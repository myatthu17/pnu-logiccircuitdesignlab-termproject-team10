==> flow/design.v <==
module freq_div(
    rst, clk, o_100, o_50, o_10, o_2
);
input rst, clk;
output o_100, o_50, o_10, o_2;
reg o_50, o_10, o_2;
reg [3:0] cnt_10;
reg [5:0] cnt_2;
assign o_100 = (rst) ? 0 : clk;
always @(posedge rst or posedge clk)
    if(rst) o_50 = 0;
    else    o_50 = ! o_50;
always @(posedge rst or posedge clk)
    if(rst) cnt_10 = 0;
    else
        if (cnt_10 >=9) cnt_10 = 0;
        else    cnt_10 = cnt_10 + 1;
always @(posedge rst or posedge clk)
    if (rst)    o_10 = 1'b0;
    else if (cnt_10 >=5)    o_10 = 1'b1;
    else    o_10 = 1'b0;
always @(posedge rst or posedge clk)
    if (rst)
        begin
            o_2 = 1'b0; cnt_2 = 0;
        end
    else
        if (cnt_2 >= 24)
            begin
                cnt_2 = 0; o_2 = ! o_2;
            end
        else
            cnt_2 = cnt_2 + 1;
endmodule
# Reports on freq_div
# What the tools print for freq_div, step after step.
# Line numbers count from 1 in the design file above.
# Operators: Yosys type, input widths -> output width; for muxes data width and select width s.
# Library cell names are shortened.
# Not given: -
dict set report design {
  design {freq_div}
  clock {clk}
  library {sky130hd}
  corner {tt_025C_1v80}
}

# Word-level counts
# Yosys after proc, flatten, opt, wreduce and memory -nomap, before mapping. Enables and synchronous resets that opt folds into registers are not counted as muxes. Memory bits, and registers merged into a memory's read port (data or address), are not among the register bits. Print and check cells are not counted. Equal cells are merged and count once.
dict set report word_totals {
  wordCells 16
  register_bits 13
  in_bits 2
}
dict set report classes {
  n_cmp 3
  addsub 2
  mux 4
  n_reduce_logical 2
}
# cell count
set ops {}
lappend ops {{$add 6x1->6 const B} 1}
lappend ops {{$ge 6x5->1 const B} 1}
lappend ops {{$mux 6} 1}
lappend ops {{$add 4x1->4 const B} 1}
lappend ops {{$ge 4x3->1 const B} 1}
lappend ops {{$ge 4x4->1 const B} 1}
lappend ops {{$mux 4} 1}
lappend ops {{$logic_not 1->1} 2}
lappend ops {{$mux 1} 2}

# Logic depth
# Yosys ltp: most cells in a row. Word level: on the elaborated netlist, between registers, memories and ports. Mapped: between sequential cells and ports; inverters and the memories' decode and read muxes count.
dict set report logic_depth {
  ltp_word 2
  ABC_AREA 0
  depth_mapped 4
  depth_no_buf 4
}

# Netlist
# Source: synth_stat.txt of the flow (Yosys; design flattened, memories mapped). It holds for the ABC_AREA given above (unset counts as 0); a run with the other value may have another netlist.
# cell count area_total_um2
set types {}
lappend types {dfrtp_1 13 325.312}
lappend types {ha_1 5 62.56}
lappend types {inv_1 7 26.275}
lappend types {xnor2_1 3 26.275}
lappend types {a21o_1 2 15.014}
lappend types {a21oi_1 3 15.014}
lappend types {nand2b_1 2 12.512}
lappend types {mux2_1 1 11.261}
lappend types {nor2_1 3 11.261}
lappend types {or3b_4 1 11.261}
lappend types {mux2i_1 1 10.01}
lappend types {nand3_1 2 10.01}
lappend types {nand4b_1 1 8.758}
lappend types {a21boi_1 1 7.507}
lappend types {nor3b_1 1 7.507}
lappend types {and2_1 1 6.256}
lappend types {nor2b_1 1 6.256}
lappend types {o22ai_1 1 6.256}
lappend types {conb_1 1 3.754}
dict set report synth_totals {
  flip_flops 13
  buffers 0
  mapped_area_um2 583.1
  cell_count 50
}

; Measured results for freq_div: 2 stored runs of the Yosys and OpenROAD flow on sky130hd. The settings differ; the order carries no meaning. The constraints put input and output delay at 20% of the set period each and load the outputs with 0.01 pF.
; "achievedPeriod_ns" means the clock period less the worst setup slack. The figure is calculated, with input and output delays left at 20% of the set period.
; "worstPathTime_ns" is the time allowed to the run's worst setup path (the clock period less input and output delay, where it has them) less its slack. Clock arrival times count: a late capture clock shortens it, a late launch clock lengthens it.
; "totalPower_uw" rests on the timing tool's default activity at the inputs, not on a simulated workload.

[flow run 1: settings]
period_ns = 1.13
CORE_UTILIZATION = 34
PLACE_DENSITY_LB_ADDON = 0.22
CORE_MARGIN = 10
CELL_PAD_IN_SITES_DETAIL_PLACEMENT = 2
TNS_END_PERCENT = 95
GPL_ROUTABILITY_DRIVEN = 0
MIN_ROUTING_LAYER = met2
CAP_MARGIN = 20
SLEW_MARGIN = 20
[flow run 1: results]
synthArea_um2 = 583.1
final_die_area_um2 = 3771.2
finish.stdcell_area_um2 = 825.8
util_frac = 0.53
final_setup_ws_ns = -0.206
fin_tns_ns = -0.772
totalPower_uw = 1193
achievedPeriod_ns = 1.336
worstPathTime_ns = 1.34
timing.worst_path_kind = register to register

[flow run 2: settings]
period_ns = 0.87
CORE_UTILIZATION = 37
SETUP_SLACK_MARGIN = 0.03
PLACE_DENSITY_LB_ADDON = 0.06
CORE_ASPECT_RATIO = 1.83
CELL_PAD_IN_SITES_DETAIL_PLACEMENT = 2
ABC_AREA = 1
MAX_ROUTING_LAYER = met4
CAP_MARGIN = 20
CORE_MARGIN = 2
SLEW_MARGIN = 20
[flow run 2: results]
synthArea_um2 = 623.1
final_die_area_um2 = 2043.5
finish.stdcell_area_um2 = 1002.2
util_frac = 0.616
final_setup_ws_ns = -0.242
fin_tns_ns = -2.140
totalPower_uw = 1882
