==> flow/design.v <==
module bin_to_bcd (
    input CLK,
    input RESET,
    input [7:0] BIN_IN,
    input START_CONV,
    output reg [3:0] BCD_H,
    output reg [3:0] BCD_T,
    output reg [3:0] BCD_U,
    output reg CONV_DONE
);
    reg [7:0] bin_shift;
    reg [3:0] hundreds, tens, units;
    reg [3:0] shift_count;
    reg busy;
    localparam [1:0] S_IDLE = 2'd0,
                     S_SHIFT = 2'd1,
                     S_DONE  = 2'd2;
    reg [1:0] state, next_state;
    always @(posedge CLK or posedge RESET) begin
        if (RESET) begin
            state <= S_IDLE;
            bin_shift <= 8'd0;
            hundreds <= 4'd0;
            tens <= 4'd0;
            units <= 4'd0;
            shift_count <= 4'd0;
            busy <= 1'b0;
            CONV_DONE <= 1'b0;
        end else begin
            state <= next_state;
            case (state)
                S_IDLE: begin
                    CONV_DONE <= 1'b0;
                    if (START_CONV) begin
                        bin_shift <= BIN_IN;
                        hundreds <= 4'd0;
                        tens <= 4'd0;
                        units <= 4'd0;
                        shift_count <= 4'd0;
                        busy <= 1'b1;
                    end
                end
                S_SHIFT: begin
                    if (hundreds >= 5) hundreds <= hundreds + 3;
                    if (tens >= 5) tens <= tens + 3;
                    if (units >= 5) units <= units + 3;
                    {hundreds, tens, units, bin_shift} <= {hundreds, tens, units, bin_shift} << 1;
                    shift_count <= shift_count + 1;
                    if (shift_count == 8)
                        busy <= 1'b0;
                end
                S_DONE: begin
                    CONV_DONE <= 1'b1;
                end
            endcase
        end
    end
    always @(*) begin
        next_state = state;
        case (state)
            S_IDLE: if (START_CONV) next_state = S_SHIFT;
            S_SHIFT: if (!busy && shift_count >= 8) next_state = S_DONE;
            S_DONE: next_state = S_IDLE;
            default: next_state = S_IDLE;
        endcase
    end
    always @(posedge CLK) begin
        if (state == S_DONE) begin
            BCD_H <= hundreds;
            BCD_T <= tens;
            BCD_U <= units;
        end
    end
endmodule
From RTL to reports: bin_to_bcd:

Tool output for the design above, in the order of the flow.
Line numbers count from 1 in the design file above.
Operators: Yosys type, input widths -> output width; for muxes data width and select width s.
Cell names lack the library's common part.
A cell with -- has no value.

* top: bin_to_bcd
* clock input: CLK
* standard-cell library: sky130hd
* timing corner: tt_025C_1v80

Word-level counts:

Source: Yosys, flattened and elaborated, memories not mapped. Widths are those after wreduce. Registers that Yosys merges into a memory's read port (data or address) are not register bits. Print and check cells do not count. Equal cells are merged and count once.

* muxes and demuxes: 14
* reductions and logical operators: 8
* order comparisons: 1
* eq/ne operators: 6
* $add $sub $neg: 1

Operators with widths (number)
* $pmux 4 s2: 4
* $pmux 8 s2: 1
* $mux 8: 1
* $ne 2x2->1 const B: 3
* $reduce_and 2->1: 2
* $reduce_bool 2->1: 2
* $add 4x1->4 const B: 1
* $ge 4x4->1 const B: 1
* $eq 4x4->1 const B: 1
* $pmux 2 s2: 1
* $mux 4: 1
* $pmux 1 s2: 2
* $mux 2: 2
* $reduce_and 3->1: 1
* $eq 2x1->1 const B: 1
* $eq 2x2->1 const B: 1
* $logic_not 2->1: 1
* $mux 1: 2
* $logic_and 1x1->1: 1
* $logic_not 1->1: 1

* output and inout port bits: 13
* bits of input ports: 11
* cells after elaboration: 41
* register bits: 40

Longest topological paths:

Longest topological path by Yosys (ltp), each cell counted once; first at word level (registers and memories cut), then after technology mapping (sequential cells cut; the memories' decode and read muxes count).

* depth in word-level cells: 4
* ABC_AREA: 0
* mapped depth: 5
* gate-level depth less buffers: 5

Synthesis result:

Yosys stat after the flow's synthesis: flattened, memories mapped to cells. It holds for the ABC_AREA given above (unset counts as 0); a run with the other value may have another netlist.
Totals and module areas in this step are rounded.

Cell types
* dfrtp_1: number 28, total area 700.672 um2
* edfxtp_1: number 12, total area 360.346 um2
* a22o_1: number 15, total area 131.376 um2
* mux2i_1: number 7, total area 70.067 um2
* o21ai_0: number 9, total area 45.043 um2
* nand2_1: number 8, total area 30.029 um2
* dfstp_2: number 1, total area 26.275 um2
* ha_1: number 2, total area 25.024 um2
* nand2b_1: number 4, total area 25.024 um2
* inv_1: number 6, total area 22.522 um2
* buf_2: number 4, total area 20.019 um2
* mux2i_2: number 1, total area 13.763 um2
* or3_1: number 2, total area 12.512 um2
* mux2_2: number 1, total area 11.261 um2
* a21oi_1: number 2, total area 10.01 um2
* a21o_1: number 1, total area 7.507 um2
* buf_4: number 1, total area 7.507 um2
* o31ai_1: number 1, total area 7.507 um2

Other cell types: 4; their cells: 4.

* mapped flip-flops: 41
* cells in the netlist: 109
* area of sequential cells: 0.00109 mm2
* cell area after synthesis: 0.00155 mm2
* buffer cells: 5

Worst setup path after synthesis:

Source: OpenSTA report_checks on the synthesized netlist (no wires, ideal clock, input and output delay 20% of the period each), path of least setup slack; recovery checks are left aside. Register names are those of the netlist, which keeps one name where synthesis merged equal registers.

* kind: register -> register
* from: reg state
* to: reg shift_count[2]
* delay of the path: 1.332 ns
* buffers on the path: 1
* library setup time: 0.077 ns
* launch time at the first pin: 0.000 ns
* data required time: 1.663 ns
* stages on the path: 5
* path slack: 0.407 ns
* data arrival time: 1.255 ns
* period: 1.74 ns
* synthesis period reached: 1.333 ns

"delay of the path" = arrival - input delay + setup time.
"stages on the path" counts driving pins, that of a launching flip-flop among them; a cell with two outputs on the path counts twice.
"synthesis period reached" = period - worst setup slack (recovery checks aside). The figure is calculated, with input and output delays left at 20% of the set period.
An end named without its bit number is one bit of that signal or, where synthesis recoded a state register, one of its new flip-flops.
A register here has more assigning lines than the two given.

* cell sequence: dfstp_2 -> mux2i_2 -> buf_2 -> o21ai_0 -> a21oi_1

Ends and longest elaborated chain, after synthesis
* from (decl): line 18 `reg [1:0] state, next_state;`
* from (assign): line 21 `state <= S_IDLE;`
* from (assign): line 30 `state <= next_state;`
* to (assign): line 26 `shift_count <= 4'd0;`
* to (assign): line 48 `shift_count <= shift_count + 1;`
* to (decl): line 13 `reg [3:0] shift_count;`

Chain of elaborated cells between the ends: none given.

Timing after layout:

Path of least setup slack in the final report of stored run 2 (OpenROAD, finished layout, wires in). Where an end is a register, its clock arrival counts in the times.

* kind: register -> register
* from: reg state
* to: reg shift_count[0]
* data required time: 1.16 ns
* period: 0.928 ns
* path slack: -0.45 ns
* buffers on the path: 2
* stages on the path: 5
* launch time at the first pin: 0.28 ns
* library setup time: 0.05 ns
* data arrival time: 1.60 ns

An end named without its bit number is one bit of that signal or, where synthesis recoded a state register, one of its new flip-flops.
A register here has more assigning lines than the two given.

* cell sequence: dfstp_2 -> mux2i_4 -> buf_4 -> buf_16 -> mux2_2

Ends and longest elaborated chain, post-layout
* from (decl): line 18 `reg [1:0] state, next_state;`
* from (assign): line 21 `state <= S_IDLE;`
* from (assign): line 30 `state <= next_state;`
* to (assign): line 26 `shift_count <= 4'd0;`
* to (assign): line 48 `shift_count <= shift_count + 1;`
* to (decl): line 13 `reg [3:0] shift_count;`

Chain of elaborated cells between the ends: none given.

Memo
Re: implementation data of bin_to_bcd

Stored flow runs of bin_to_bcd (2 of them; Yosys, OpenROAD, sky130hd). They differ in their settings and are not a sequence. Constraints: input delay and output delay 20% of the set period each, output load 0.01 pF.
"achieved clock period" is the run's clock period less its worst setup slack. It is reckoned from that one timing run; input and output delays stay at 20% of the period that was set.
By "time on the worst setup path" is meant the share of the clock period that the worst setup path is allowed (20% is reserved at inputs, 20% at outputs), minus its slack. Clock arrival times at its registers enter into it.
By "total power of the final layout" is meant OpenSTA's value without simulated activity: inputs other than the clock are taken to toggle once in ten clock periods, and the tool carries that through the logic.
Measured values are rounded.

### Stored run 1

==> flow/run.sh <==
#!/bin/bash
# the make line also repeats the synthesis and layout settings of config.mk as NAME=value (left out here)
make -C /OpenROAD-flow-scripts/flow DESIGN_CONFIG=/design/flow/config.mk WORK_HOME=/design/flow/orfs CLKGATE_MAP_FILE= finish
==> flow/config.mk <==
export PLATFORM = sky130hd
export DESIGN_NAME = bin_to_bcd
export DESIGN_NICKNAME = bin_to_bcd
export VERILOG_FILES = /design/flow/design.v
export SDC_FILE = /design/flow/constraint.sdc
export NUM_CORES = 4
export LEC_CHECK = 0
export CAP_MARGIN = 20
export CELL_PAD_IN_SITES_DETAIL_PLACEMENT = 1
export CORE_ASPECT_RATIO = 0.82
export CORE_MARGIN = 2
export CORE_UTILIZATION = 59
export GPL_ROUTABILITY_DRIVEN = 1
export MAX_ROUTING_LAYER = met4
export PLACE_DENSITY = 0.45
export SETUP_SLACK_MARGIN = 0.41
export SLEW_MARGIN = 25
==> flow/constraint.sdc <==
create_clock -name core_clock -period 1.65 [get_ports {CLK}]
set_input_delay 0.3300 -clock core_clock [delete_from_list [all_inputs] [get_ports {CLK}]]
set_output_delay 0.3300 -clock core_clock [all_outputs]
set_load 0.01 [all_outputs]

Outcome of stored run 1: no final report: clock tree synthesis broke off with DPL-0033

### Stored run 2

==> flow/run.sh <==
#!/bin/bash
# the make line also repeats the synthesis and layout settings of config.mk as NAME=value (left out here)
make -C /OpenROAD-flow-scripts/flow DESIGN_CONFIG=/design/flow/config.mk WORK_HOME=/design/flow/orfs CLKGATE_MAP_FILE= finish
==> flow/config.mk <==
export PLATFORM = sky130hd
export DESIGN_NAME = bin_to_bcd
export DESIGN_NICKNAME = bin_to_bcd
export VERILOG_FILES = /design/flow/design.v
export SDC_FILE = /design/flow/constraint.sdc
export NUM_CORES = 4
export LEC_CHECK = 0
export CAP_MARGIN = 20
export CORE_MARGIN = 2
export CORE_UTILIZATION = 40
export SLEW_MARGIN = 20
==> flow/constraint.sdc <==
create_clock -name core_clock -period 0.928 [get_ports {CLK}]
set_input_delay 0.1856 -clock core_clock [delete_from_list [all_inputs] [get_ports {CLK}]]
set_output_delay 0.1856 -clock core_clock [all_outputs]
set_load 0.01 [all_outputs]

Results of stored run 2:
- Time on the worst setup path: 1.38 ns
- Worst path kind: register -> register
- Standard-cell area after layout: 0.00212 mm2
- Post-route setup TNS: -11.2 ns
- Utilization after routing: 57.5 %
- Area of the die: 0.00438 mm2
- Worst setup slack after layout: -0.447 ns
- Total power of the final layout: 0.00329 W
- Mapped cell area after synthesis: 0.00155 mm2
- Achieved clock period: 1.375 ns
