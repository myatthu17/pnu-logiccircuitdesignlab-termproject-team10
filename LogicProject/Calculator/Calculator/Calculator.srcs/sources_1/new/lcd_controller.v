==> flow/design.v <==
module lcd_controller (
    input CLK,
    input RESET,
    input [7:0] ASCII_DATA,
    input START_WRITE,
    input [3:0] DISPLAY_ADDR,
    output LCD_RS,
    output LCD_E,
    output [3:0] LCD_DATA
);
    parameter BAUD_RATE = 200;  
    localparam [3:0]
        S_INIT_1    = 4'd0, S_INIT_2    = 4'd1, S_INIT_3    = 4'd2,
        S_WAIT      = 4'd3,
        S_CMD_1_MSB = 4'd4, S_CMD_1_LSB = 4'd5,
        S_DATA_1_MSB= 4'd6, S_DATA_1_LSB= 4'd7;
    reg [3:0] state = S_INIT_1;
    reg [7:0] data_to_send;
    reg [19:0] delay_counter;
    reg [7:0] cmd_address; 
    reg busy_flag = 1'b0;
    reg LCD_RS_reg;
    reg LCD_E_reg;
    reg [3:0] LCD_DATA_reg;
    assign LCD_RS = LCD_RS_reg;
    assign LCD_E  = LCD_E_reg;
    assign LCD_DATA = LCD_DATA_reg;
    always @(posedge CLK or posedge RESET) begin
        if (RESET) begin
            state <= S_INIT_1;
            delay_counter <= 0;
            LCD_E_reg <= 1'b0;
            busy_flag <= 1'b1;
        end else begin
            if (state == S_CMD_1_LSB || state == S_DATA_1_LSB) LCD_E_reg <= 1'b0;
            case (state)
                S_INIT_1: begin  
                    LCD_RS_reg <= 1'b0;  
                    LCD_DATA_reg <= 4'h3;
                    if (delay_counter == (BAUD_RATE * 300)) begin  
                        LCD_E_reg <= 1'b1;
                        state <= S_INIT_2;
                        delay_counter <= 0;
                    end else delay_counter <= delay_counter + 1;
                end
                S_INIT_2: begin  
                    LCD_E_reg <= 1'b0;  
                    LCD_DATA_reg <= 4'h3;
                    if (delay_counter == (BAUD_RATE * 10)) begin 
                        LCD_E_reg <= 1'b1;
                        state <= S_INIT_3;
                        delay_counter <= 0;
                    end else delay_counter <= delay_counter + 1;
                end
                S_INIT_3: begin  
                    LCD_E_reg <= 1'b0;
                    LCD_DATA_reg <= 4'h3;
                    if (delay_counter == (BAUD_RATE * 1)) begin 
                        LCD_E_reg <= 1'b1;
                        data_to_send <= 8'h28;  
                        state <= S_CMD_1_MSB;  
                        delay_counter <= 0;
                    end else delay_counter <= delay_counter + 1;
                end
                S_WAIT: begin
                    busy_flag <= 1'b0;
                    if (START_WRITE) begin
                        busy_flag <= 1'b1;
                        cmd_address <= (DISPLAY_ADDR[3]) ? (8'hC0 + DISPLAY_ADDR[2:0]) : (8'h80 + DISPLAY_ADDR[2:0]);
                        data_to_send <= cmd_address;
                        state <= S_CMD_1_MSB;  
                        delay_counter <= 0;  
                    end
                end
                S_CMD_1_MSB: begin
                    LCD_RS_reg <= 1'b0;  
                    LCD_DATA_reg <= data_to_send[7:4];  
                    LCD_E_reg <= 1'b1;  
                    delay_counter <= 0;
                    state <= S_CMD_1_LSB;
                end
                S_CMD_1_LSB: begin
                    if (delay_counter == BAUD_RATE) begin 
                        LCD_E_reg <= 1'b0;
                        LCD_DATA_reg <= data_to_send[3:0];  
                        LCD_E_reg <= 1'b1;  
                        data_to_send <= ASCII_DATA;  
                        state <= S_DATA_1_MSB;
                        delay_counter <= 0;  
                    end else delay_counter <= delay_counter + 1;
                end
                S_DATA_1_MSB: begin
                    LCD_RS_reg <= 1'b1;  
                    LCD_DATA_reg <= data_to_send[7:4];  
                    LCD_E_reg <= 1'b1;
                    state <= S_DATA_1_LSB;
                end
                S_DATA_1_LSB: begin
                    if (delay_counter == BAUD_RATE) begin
                        LCD_E_reg <= 1'b0;
                        LCD_DATA_reg <= data_to_send[3:0];  
                        LCD_E_reg <= 1'b1;
                        state <= S_WAIT;
                        delay_counter <= 0;
                    end else delay_counter <= delay_counter + 1;
                end
                default: state <= S_INIT_1;
            endcase
        end
    end
endmodule
## Step by step through the tools: lcd_controller

The steps from the RTL of lcd_controller to its reports follow in flow order.
Lines are those of the file above, counted from 1.
Operators carry their Yosys type and port widths (W data, S select, Z words).
Cell names lack the library's common part.
Not given: --

| set-up | value |
|---|---|
| top module | lcd_controller |
| clock port | CLK |
| cell library | sky130hd |
| corner | tt_025C_1v80 |

## Word level

Source: Yosys, flattened and elaborated, memories not mapped. Widths are those after wreduce. Registers that Yosys merges into a memory's read port (data or address) are not register bits. Print and check cells do not count. Equal cells are merged and count once.

| storage and ports | value |
|---|---|
| register bits after elaboration | 46 |
| output and inout bits | 6 |
| word-level cells | 71 |

| cells by class | value |
|---|---|
| reduce/logical cells | 17 |
| multiplexer cells | 26 |
| add/subtract/negate cells | 3 |
| bitwise operators | 1 |
| equal/unequal tests | 17 |

Operators with widths:

| kind | count |
|---|---|
| $pmux W20 S5 | 1 |
| $mux W20 | 4 |
| $pmux W4 S8 | 1 |
| $mux W8 | 4 |
| $mux W4 | 7 |
| $pmux W8 S3 | 1 |
| $add A20 B1 Y20 const B | 1 |
| $eq A20 B11 Y1 const B | 1 |
| $eq A20 B16 Y1 const B | 1 |
| $eq A20 B8 Y1 const B | 1 |
| $eq A4 B3 Y1 const B | 4 |
| $add A8 B3 Y8 const A | 2 |
| $ne A2 B2 Y1 const B | 6 |
| $pmux W4 S3 | 1 |
| $eq A4 B2 Y1 const B | 2 |
| $reduce_bool A7 Y1 | 1 |
| $reduce_or A2 Y1 | 3 |
| $reduce_and A3 Y1 | 2 |
| $reduce_or A3 Y1 | 2 |
| $reduce_and A6 Y1 | 1 |
| $reduce_and A5 Y1 | 1 |
| $pmux W1 S5 | 1 |
| $mux W1 | 5 |
| $reduce_and A2 Y1 | 2 |
| $eq A4 B1 Y1 const B | 1 |
| $logic_not A4 Y1 | 1 |
| $reduce_bool A4 Y1 | 1 |
| $reduce_bool A3 Y1 | 1 |

Other operator kinds: 5; their cells: 5.

## Depth

Longest topological path by Yosys (ltp), each cell counted once; first at word level (registers and memories cut), then after technology mapping (sequential cells cut; the memories' decode and read muxes count).

| logic depth | value |
|---|---|
| word-level depth | 5 |
| ABC_AREA | 0 |
| depth in mapped cells | 9 |
| gate-level depth less buffers | 8 |

## Mapped cells and area

Yosys stat after the flow's synthesis: flattened, memories mapped to cells. It holds for the ABC_AREA given above (unset counts as 0); a run with the other value may have another netlist.
The area totals of this step are shown rounded.

| synthesis totals | value |
|---|---|
| sequential area | 1110 µm² |
| standard cells after synthesis | 224 |
| mapped area | 2240 µm² |
| mapped flip-flops | 41 |

Cells by type:

| type | count |
|---|---|
| dfrtp_1 | 24 |
| edfxtp_1 | 17 |
| nor2_1 | 27 |
| nand2_1 | 22 |
| xor2_1 | 8 |
| nor2_2 | 10 |
| o21ai_0 | 12 |
| xnor2_1 | 6 |
| and3_1 | 7 |
| mux2i_1 | 4 |
| a22oi_1 | 5 |
| clkbuf_1 | 8 |
| nor3b_1 | 4 |
| or4b_4 | 2 |
| ha_1 | 2 |
| nand4_1 | 4 |
| nor3_1 | 5 |
| inv_1 | 6 |

Not listed: further types 32, cells in them 51.

## Worst setup path after synthesis

Path of least setup slack by OpenSTA after synthesis, without wires, with an ideal clock, recovery checks aside; 20% of the period is set as input and as output delay. Where synthesis merged equal registers, the netlist keeps one of their names.

| timing path after synthesis | value |
|---|---|
| path type | register to register |
| from | register delay_counter[10] |
| to | register data_to_send[0] |
| path delay | 2.635 ns |
| launch time at the first pin | 0.000 ns |
| data required time | 2.209 ns |
| setup time | 0.371 ns |
| arrival | 2.264 ns |
| buffers on the path | 0 |
| period | 2.58 ns |
| driving pins on the path | 7 |
| setup slack | -0.055 ns |
| synthesis period reached | 2.635 ns |

"path delay" is the arrival time less input delay plus setup time.
"driving pins on the path": output pins that drive a net of the path, with the launching flip-flop's if there is one; two outputs of one cell count as two.
"synthesis period reached" is the clock period less the worst setup slack; recovery checks do not enter. This is arithmetic on one report: input and output delays are still those of the set period (20% each).
Between the ends stands the longest chain of elaborated cells between them, by number of cells; it is not shown to be the way that was timed. Of several equally long chains one is given.
A line is the first line of the expression or statement that the cell stems from. Yosys adds cells for indexed reads and writes and turns some case tables into memories.
At most two assigning lines are given for a register; there are more.
Only ways into the end's enable, where the timed path ends, are counted here.

| on the way, after synthesis | value |
|---|---|
| cells stage by stage | dfrtp_1 > or4b_4 > or3_4 > or2_2 > o21ai_0 > a22oi_1 > nor2_1 |
| cells in the longest elaborated chain | 3 |
| elaborated cells between the ends (all ways) | 4 |
| classes of those cells | eq/ne: 3; reduce/logical: 1 |

RTL lines, path after synthesis:

| what | RTL line | source |
|---|---|---|
| start: declaration | 19 | `reg [19:0] delay_counter;` |
| start: assignment | 44 | `end else delay_counter <= delay_counter + 1;` |
| start: assignment | 53 | `end else delay_counter <= delay_counter + 1;` |
| $eq A20 B8 Y1 | 58 | `if (delay_counter == (BAUD_RATE * 1)) begin` |
| $ne A2 B2 Y1 | -- |  |
| $reduce_and A5 Y1 | -- |  |
| end: assignment | 60 | `data_to_send <= 8'h28;` |
| end: assignment | 70 | `data_to_send <= cmd_address;` |
| end: declaration | 18 | `reg [7:0] data_to_send;` |

## Timing after layout

From the final timing report of run 1: the path of least setup slack in the routed layout; clock arrival at registers is part of the times.

| timing path after layout | value |
|---|---|
| path type | register to register |
| from | register delay_counter[0] |
| to | register data_to_send[5] |
| period | 3.33 ns |
| setup time | 0.33 ns |
| arrival | 2.71 ns |
| launch time at the first pin | 0.29 ns |
| driving pins on the path | 9 |
| setup slack | 0.58 ns |
| buffers on the path | 0 |
| data required time | 3.30 ns |

Between the ends stands the longest chain of elaborated cells between them, by number of cells; it is not shown to be the way that was timed. Of several equally long chains one is given.
At most two assigning lines are given for a register; there are more.
Only ways into the end's enable, where the timed path ends, are counted here.

| on the way, after layout | value |
|---|---|
| cells stage by stage | dfrtp_1 > inv_1 > ha_1 > nor4b_1 > nand4b_1 > or2_2 > o21ai_0 > a22oi_1 > nor2_2 |
| cells in the longest elaborated chain | 3 |
| elaborated cells between the ends (all ways) | 4 |
| classes of those cells | eq/ne: 3; reduce/logical: 1 |

RTL lines, path after layout:

| what | RTL line | source |
|---|---|---|
| start: declaration | 19 | `reg [19:0] delay_counter;` |
| start: assignment | 44 | `end else delay_counter <= delay_counter + 1;` |
| start: assignment | 53 | `end else delay_counter <= delay_counter + 1;` |
| $eq A20 B8 Y1 | 58 | `if (delay_counter == (BAUD_RATE * 1)) begin` |
| $ne A2 B2 Y1 | -- |  |
| $reduce_and A5 Y1 | -- |  |
| end: assignment | 60 | `data_to_send <= 8'h28;` |
| end: assignment | 70 | `data_to_send <= cmd_address;` |
| end: declaration | 18 | `reg [7:0] data_to_send;` |

# Flow runs of lcd_controller

Stored flow runs of lcd_controller (2 of them; Yosys, OpenROAD, sky130hd). They differ in their settings and are not a sequence. Constraints: input delay and output delay 20% of the set period each, output load 0.01 pF.
By "clock period achieved" is meant the clock period of the run minus its worst setup slack. This is arithmetic on one report: input and output delays are still those of the set period (20% each).
"time used up by the worst setup path" means the part of the period allowed to the worst setup path (the constraints hold back 20% at inputs and 20% at outputs) less its slack; where the path has registers, the arrival times of their clocks count too.
"total power after layout" rests on the timing tool's default activity at the inputs, not on a simulated workload.
Measured values are rounded.
Settings: n/a = not set for that run.

| stored run | period_ns | SETUP_SLACK_MARGIN | CAP_MARGIN | CORE_MARGIN | CORE_UTILIZATION | SLEW_MARGIN | PLACE_DENSITY_LB_ADDON | CELL_PAD_IN_SITES_DETAIL_PLACEMENT | CTS_CLUSTER_SIZE | MAX_ROUTING_LAYER | cell area after synthesis (µm²) | std-cell area (final layout) (µm²) | final design utilization (%) | clock period achieved (ns) | total negative slack (ns) | post-route worst hold slack (ns) | total power after layout (mW) | time used up by the worst setup path (ns) | type of the worst setup path | worst slack on setup checks (ns) | die footprint (µm²) |
|---|---|---|---|---|---|---|---|---|---|---|---|---|---|---|---|---|---|---|---|---|---|
| run 1 | 3.33 | 0.26 | 20 | 2 | 40 | 20 | n/a | n/a | n/a | n/a | 2240 | 2690 | 49.1 | 2.747 | 0.000 | 0.549 | 1.03 | 2.75 | register to register | 0.583 | 6220 |
| run 2 | 5.48 | -0.52 | 10 | 2 | 51 | 20 | 0.06 | 1 | 59 | met5 | 2240 | 2570 | 59.8 | 3.052 | 0.000 | 0.554 | 0.578 | 3.05 | register to register | 2.43 | 4940 |
